==> flow/design.v <==
`default_nettype none
module epwmblock #(parameter CNT_WIDTH=8, DIV_WIDTH=8)
  (input clk, input reset, input [CNT_WIDTH-1:0] endval,
   input [CNT_WIDTH-1:0] match, input [DIV_WIDTH-1:0] scale, output pwm);
  pwmblock #(.CNT_WIDTH(CNT_WIDTH), .DIV_WIDTH(DIV_WIDTH)) pwmb(clk,reset,1,endval,match,scale,pwm,);
endmodule
`default_nettype none
module pwmblock #(parameter CNT_WIDTH=8, DIV_WIDTH=8)
(input clk, input reset,
 input [CNT_WIDTH-1:0] increment, input [CNT_WIDTH-1:0] endval, input [CNT_WIDTH-1:0] match,
 input [DIV_WIDTH-1:0] scale, output reg epwm, output ppwm);
  reg [DIV_WIDTH-1:0] prescale;   
  reg [CNT_WIDTH:0] counter;      
  assign ppwm=counter[CNT_WIDTH];   
  always @(posedge clk)
    if (reset)
      prescale<=0;
    else
        if (prescale==0) prescale<=scale; else prescale<=prescale-1;
  always @(posedge clk)
    if (reset)
      epwm<=1'b0;
  else if (prescale==0)
    if (counter[CNT_WIDTH-1:0]>=match) epwm<=1'b0; else epwm<=1'b1;
  always @(posedge clk)
    if (reset)
      counter<=0;
    else if (prescale==0)
      if (endval && counter=={ 1'b0, endval} ) counter<=0;
  else counter<= { 1'b0, counter[CNT_WIDTH-1:0] } + { 1'b0, increment};
endmodule
* Tool chain data of epwmblock *
The steps from the RTL of epwmblock to its reports follow in flow order.
Line numbers count from 1 in the design file above.
Library cell names are shortened.
The mark -- stands for no value.

set-up
  top module = epwmblock
  clock = clk
  cell library = sky130hd
  corner = tt_025C_1v80

* Elaborated design *
Yosys after proc, flatten, opt, wreduce and memory -nomap, before mapping. Enables and synchronous resets that opt folds into registers are not counted as muxes. Memory bits, and registers merged into a memory's read port (data or address), are not among the register bits. Print and check cells are not counted. Equal cells are merged and count once.

storage and ports
  flip-flop bits (word level) = 18
  input bits = 26
  output and inout port bits = 1
  word-level cells = 12

cells by class
  add/subtract/negate cells = 2
  magnitude comparators = 1
  equality and inequality tests = 1
  mux-type cells = 3
  reductions and logical operators = 2

operators by type and width
  operator                                           count
  adder 8 x 1 -> 9 bit (second input constant)       1
  == test 9 x 8 -> 1 bit                             1
  two-way mux 9 bit                                  1
  subtractor 8 x 1 -> 8 bit (second input constant)  1
  logical AND 8 x 1 -> 1 bit                         1
  >= comparator 8 bit                                1
  zero test 8 bit                                    1
  two-way mux 8 bit                                  1
  two-way mux 1 bit                                  1

* Logic depth *
Yosys ltp: most cells in a row. Word level: on the elaborated netlist, between registers, memories and ports. Mapped: between sequential cells and ports; inverters and the memories' decode and read muxes count.

logic depth
  depth in word-level cells = 3
  ABC_AREA = 0
  gate-level depth with buffers = 8
  mapped depth without buffers = 7

* Synthesis result *
The flow's flattened synthesis, as Yosys stat reports it; memories are mapped. The netlist is that of the ABC_AREA named above (0 if unset); the other value can give another one.

synthesis totals
  cells in the netlist = 142
  mapped area = 1224.9 µm²
  area of sequential cells = 360.3 µm²
  flip-flop cells = 18
  buffer cells = 4

cells by type
  cell      count  total area (µm²)
  dfxtp_1   18     360.346
  ha_1      10     125.12
  xor2_1    9      78.826
  a21oi_1   11     55.053
  nor2_1    13     48.797
  nor4_4    2      42.541
  nand3_1   8      40.038
  and3_1    6      37.536
  inv_1     10     37.536
  nor4_2    3      37.536
  nor3_1    7      35.034
  nand2_1   9      33.782
  a211oi_2  2      25.024
  a211oi_1  3      22.522
  buf_6     2      22.522
  o21ai_0   4      20.019
  xnor2_1   2      17.517
  o41ai_2   1      16.266

Not listed: further types 18, cells in them 22.
By module: a second synthesis without flattening, with its own total; a netlist apart from the flattened one above.

second synthesis, totals
  cell total of the unflattened synthesis = 158
  area (unflattened synthesis) = 1340.0 µm²

Each row is one instance without its submodules.

modules
  module     instances  cells  area (µm²)  sequential area (µm²)
  pwmblock   1          156    1332.5      360.3
  epwmblock  1          2      7.5         0.0

* Timing after synthesis *
OpenSTA on the mapped netlist: ideal clock, no wires. The path of least setup slack (recovery checks aside). Input and output delay are each 20% of the period. Register names are those of the netlist, which keeps one name where synthesis merged equal registers.

path after synthesis
  path type = input to register
  start = in match[0]
  end = reg pwmb.epwm
  period = 2.78 ns
  external input delay = 0.556 ns
  setup time = 0.096 ns
  launch time at the first pin = 0.556 ns
  arrival time = 1.641 ns
  data required time = 2.684 ns
  slack = 1.043 ns
  path delay = 1.181 ns
  driving pins on the path = 6
  path buffers = 0
  period reached after synthesis = 1.737 ns

"path delay" is the arrival time less input delay plus setup time.
"driving pins on the path" counts driving pins, that of a launching flip-flop among them; a cell with two outputs on the path counts twice.
"period reached after synthesis" = period - worst setup slack (recovery checks aside). The figure is calculated, with input and output delays left at 20% of the set period.
The rows between start and end are the longest chain of elaborated cells between them; the timing report does not say that the signal goes this way. Where chains are equally long, one stands for them.
A line is the first line of the expression or statement that the cell stems from. Yosys adds cells for indexed reads and writes and turns some case tables into memories.

between the ends, after synthesis
  cells stage by stage = ha_1 -> nand2b_1 -> a21o_1 -> a211oi_1 -> nor3_1 -> o41ai_2
  length of the longest elaborated chain = 2
  elaborated cells on any way between the ends = 2
  source lines of those cells = 1
  those cells by class = 1 x compare; 1 x mux

RTL lines, path after synthesis
  what                 RTL line  RTL
  start, declared      4         input [CNT_WIDTH-1:0] match, input [DIV_WIDTH-1:0] scale, output pwm);
  >= comparator 8 bit  24        if (counter[CNT_WIDTH-1:0]>=match) epwm<=1'b0; else epwm<=1'b1;
  two-way mux 1 bit    24
  end, assigned        22        epwm<=1'b0;
  end, assigned        24
  end, declared        11        input [DIV_WIDTH-1:0] scale, output reg epwm, output ppwm);

* Worst path after layout *
Path of least setup slack in the final report of run 2 (OpenROAD, finished layout, wires in). Where an end is a register, its clock arrival counts in the times.

path post-layout
  path type = register to register
  start = reg pwmb.counter[0]
  end = reg pwmb.epwm
  period = 1.13 ns
  setup time = 0.09 ns
  launch time at the first pin = 0.25 ns
  arrival time = 1.64 ns
  data required time = 1.29 ns
  slack = -0.35 ns
  driving pins on the path = 8
  path buffers = 0

The rows between start and end are the longest chain of elaborated cells between them; the timing report does not say that the signal goes this way. Where chains are equally long, one stands for them.
A register here has more assigning lines than the two given.

between the ends, post-layout
  cells stage by stage = dfxtp_4 -> inv_2 -> ha_4 -> nand2b_4 -> a21o_1 -> a211oi_2 -> nor3_2 -> o41ai_2
  length of the longest elaborated chain = 2
  elaborated cells on any way between the ends = 2
  source lines of those cells = 1
  those cells by class = 1 x compare; 1 x mux

RTL lines, path post-layout
  what                 RTL line  RTL
  start, declared      13        reg [CNT_WIDTH:0] counter;
  start, assigned      27        counter<=0;
  start, assigned      30        else counter<= { 1'b0, counter[CNT_WIDTH-1:0] } + { 1'b0, increment};
  >= comparator 8 bit  24        if (counter[CNT_WIDTH-1:0]>=match) epwm<=1'b0; else epwm<=1'b1;
  two-way mux 1 bit    24
  end, assigned        22        epwm<=1'b0;
  end, assigned        24
  end, declared        11        input [DIV_WIDTH-1:0] scale, output reg epwm, output ppwm);

FLOW RESULTS
============

Below are 2 stored runs of the flow (Yosys, OpenROAD; platform sky130hd) on epwmblock, each with its settings and what was measured, unordered. Constraints: input delay and output delay 20% of the set period each, output load 0.01 pF.
"achieved clock period (ns)" is the run's clock period less its worst setup slack. It is reckoned from that one timing run; input and output delays stay at 20% of the period that was set.
"worst setup path time (ns)" = time allowed to the worst setup path (clock period - input delay - output delay, where it has them) - its slack; a late launch clock adds to it, a late capture clock takes from it.
"finish__power__total" is the tool's figure for a default switching activity; nothing was simulated.

settings of run 1
{
  "period_ns": 0.93,
  "CORE_UTILIZATION": 57,
  "PLACE_DENSITY": 0.39,
  "HOLD_SLACK_MARGIN": -0.07,
  "CORE_MARGIN": 3,
  "CELL_PAD_IN_SITES_DETAIL_PLACEMENT": 0,
  "GPL_TIMING_DRIVEN": 1,
  "CTS_CLUSTER_SIZE": 55,
  "CTS_CLUSTER_DIAMETER": 126,
  "MIN_ROUTING_LAYER": "met1",
  "CAP_MARGIN": 20,
  "SLEW_MARGIN": 20
}
report of run 1: did not finish, cts, DPL-0033

settings of run 2
{
  "period_ns": 1.13,
  "CORE_UTILIZATION": 39,
  "SETUP_SLACK_MARGIN": 0.26,
  "CORE_ASPECT_RATIO": 1.61,
  "CORE_MARGIN": 2,
  "CELL_PAD_IN_SITES_GLOBAL_PLACEMENT": 0,
  "CELL_PAD_IN_SITES_DETAIL_PLACEMENT": 0,
  "GPL_ROUTABILITY_DRIVEN": 1,
  "CTS_CLUSTER_SIZE": 12,
  "CAP_MARGIN": 35,
  "SLEW_MARGIN": 20
}
report of run 2
yosys chip area after synthesis (um^2): 1224.9
finish__design__die__area: 3618.1
finish__design__instance__area__stdcell: 2189.6
finish__design__instance__utilization: 0.7368
finish__timing__setup__ws: -0.355
finish__timing__setup__tns: -5.307
finish__timing__hold__ws: 0.490
finish__power__total: 4.227e-03
achieved clock period (ns): 1.485
worst setup path time (ns): 1.48
worst setup path kind: register to register
